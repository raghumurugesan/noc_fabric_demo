==> flow/design.v <==
module fabric_simple #(
    parameter WIDTH = 32
)(
    input  wire         clk,
    input  wire         rst_n,
    input  wire         read_req,
    input  wire         write_req,
    input  wire [WIDTH-1:0] write_data,
    output reg  [WIDTH-1:0] read_data,
    output reg              req_valid,
    output reg              resp_valid
);
    reg [WIDTH-1:0] storage;
    always @(posedge clk or negedge rst_n) begin
        if (!rst_n) begin
            storage   <= 0;
            read_data <= 0;
            req_valid <= 0;
            resp_valid<= 0;
        end else begin
            req_valid  <= read_req | write_req;
            resp_valid <= read_req | write_req;
            if (write_req) storage <= write_data;
            if (read_req)  read_data <= storage;
        end
    end
endmodule 
# Tool chain data of fabric_simple
# What the tools print for fabric_simple, step after step.
# Lines are those of the file above, counted from 1.
# Operators carry their Yosys type and port widths (W data, S select, Z words).
# A cell with n/a has no value.
[setup] design="fabric_simple" clock="clk" library="sky130hd" pvt_corner="tt_025C_1v80"

# Word level
# Yosys after proc, flatten, opt, wreduce and memory -nomap, before mapping. Enables and synchronous resets that opt folds into registers are not counted as muxes. Memory bits, and registers merged into a memory's read port (data or address), are not among the register bits. Print and check cells are not counted. Equal cells are merged and count once.
[classes] bitwise=1
[op_table] operator="$or A1 B1 Y1" n=1
[word_totals] output_inout_bits=34 ff_bits=65 inputBits=36

# Logic depth
# Longest topological path by Yosys (ltp), each cell counted once; first at word level (registers and memories cut), then after technology mapping (sequential cells cut; the memories' decode and read muxes count).
[logic_depth] word_depth=1 abc_area=0 mapped_depth=3 mapped_depth_nobuf=1

# Mapped cells and area
# The flow's flattened synthesis, as Yosys stat reports it; memories are mapped. The netlist is that of the ABC_AREA named above (0 if unset); the other value can give another one.
[mapped] ff_cells=65 mapped_cells=139 yosys_area_um2=2721.4
[by_type] cell="sky130_fd_sc_hd__dfrtp_1" n=65 area_total_um2=1626.56
[by_type] cell="sky130_fd_sc_hd__mux2_4" n=58 area_total_um2=870.835
[by_type] cell="sky130_fd_sc_hd__buf_12" n=6 area_total_um2=120.115
[by_type] cell="sky130_fd_sc_hd__mux2_2" n=6 area_total_um2=67.565
[by_type] cell="sky130_fd_sc_hd__buf_6" n=2 area_total_um2=22.522
[by_type] cell="sky130_fd_sc_hd__buf_4" n=1 area_total_um2=7.507
[by_type] cell="sky130_fd_sc_hd__or2_1" n=1 area_total_um2=6.256

# Worst setup path after synthesis
# OpenSTA on the mapped netlist: ideal clock, no wires. The path of least setup slack (recovery checks aside). Input and output delay are each 20% of the period. Register names are those of the netlist, which keeps one name where synthesis merged equal registers.
[synth_timing] path_kind="input-to-reg" from="input read_req" to="register read_data[0]" setup_time_ps=125 clock_period_ps=1420 input_delay_ps=284 arrival_ps=831 delay_ps=672 slack_ps=464 stages=3 launch_ps=284 n_path_buf=2 synth_period_reached_ps=956
# "delay_ps" = arrival - input delay + setup time.
# "stages" counts driving pins, that of a launching flip-flop among them; a cell with two outputs on the path counts twice.
# "synth_period_reached_ps" = period - worst setup slack (recovery checks aside). The figure is calculated, with input and output delays left at 20% of the set period.
[synth_between] cell_sequence="sky130_fd_sc_hd__buf_6 -> sky130_fd_sc_hd__buf_12 -> sky130_fd_sc_hd__mux2_4" elab_chain_cells=0 cells_between=0 cone_lines=0
[synth_rtl] item="from (decl)" line=6 rtl="input  wire         read_req,"
[synth_rtl] item="to (assign)" line=17 rtl="read_data <= 0;"
[synth_rtl] item="to (assign)" line=24 rtl="if (read_req)  read_data <= storage;"
[synth_rtl] item="to (decl)" line=9 rtl="output reg  [WIDTH-1:0] read_data,"

# Path in the finished layout
# From the final timing report of flow run B: the path of least setup slack in the routed layout; clock arrival at registers is part of the times.
# The path's times are printed in steps of 10 ps; the period is the one set.
[layout_timing] path_kind="reg-to-output" from="register read_data[0]" to="output read_data[0]" arrival_ps=860 stages=2 launch_ps=330 output_delay_ps=260 n_path_buf=1 clock_period_ps=1290 slack_ps=170
[layout_between] cell_sequence="sky130_fd_sc_hd__dfrtp_1 -> sky130_fd_sc_hd__buf_2" elab_chain_cells=0 cells_between=0 cone_lines=0
[layout_rtl] item="from (decl)" line=9 rtl="output reg  [WIDTH-1:0] read_data,"
[layout_rtl] item="from (assign)" line=17 rtl="read_data <= 0;"
[layout_rtl] item="from (assign)" line=24 rtl="if (read_req)  read_data <= storage;"
[layout_rtl] item="to (decl)" line=9

# Stored flow runs of fabric_simple (2 of them; Yosys, OpenROAD, sky130hd). They differ in their settings and are not a sequence. Constraints: input delay and output delay 20% of the set period each, output load 0.01 pF.
# By "achievedPeriod_ps" is meant the clock period of the run minus its worst setup slack. This is arithmetic on one report: input and output delays are still those of the set period (20% each).
run="flow run A" settings period_ns=0.977 CORE_UTILIZATION=71 PLACE_DENSITY_LB_ADDON=0.18 CORE_ASPECT_RATIO=1.5 CELL_PAD_IN_SITES_DETAIL_PLACEMENT=0 ABC_AREA=1 CTS_CLUSTER_DIAMETER=310 CAP_MARGIN=40 SLEW_MARGIN=35 MIN_ROUTING_LAYER="met2" MAX_ROUTING_LAYER="met4" CORE_MARGIN=2
run="flow run A" outcome="no results, clock tree synthesis failed with DPL-0033"
run="flow run B" settings period_ns=1.29 CORE_UTILIZATION=16 SETUP_SLACK_MARGIN=0.3 PLACE_DENSITY_LB_ADDON=0.17 HOLD_SLACK_MARGIN=0.15 CELL_PAD_IN_SITES_GLOBAL_PLACEMENT=0 CELL_PAD_IN_SITES_DETAIL_PLACEMENT=1 TNS_END_PERCENT=5 ABC_AREA=0 GPL_TIMING_DRIVEN=1 CTS_CLUSTER_DIAMETER=103 MIN_ROUTING_LAYER="met1" CAP_MARGIN=20 CORE_MARGIN=2 SLEW_MARGIN=20
run="flow run B" results setup_tns_ps=0 util_pct=23.2 final_die_area_um2=18067.4 synthesis_area_um2=2721.4 worst_setup_slack_ps=167 worst_hold_slack_ps=433 achievedPeriod_ps=1123
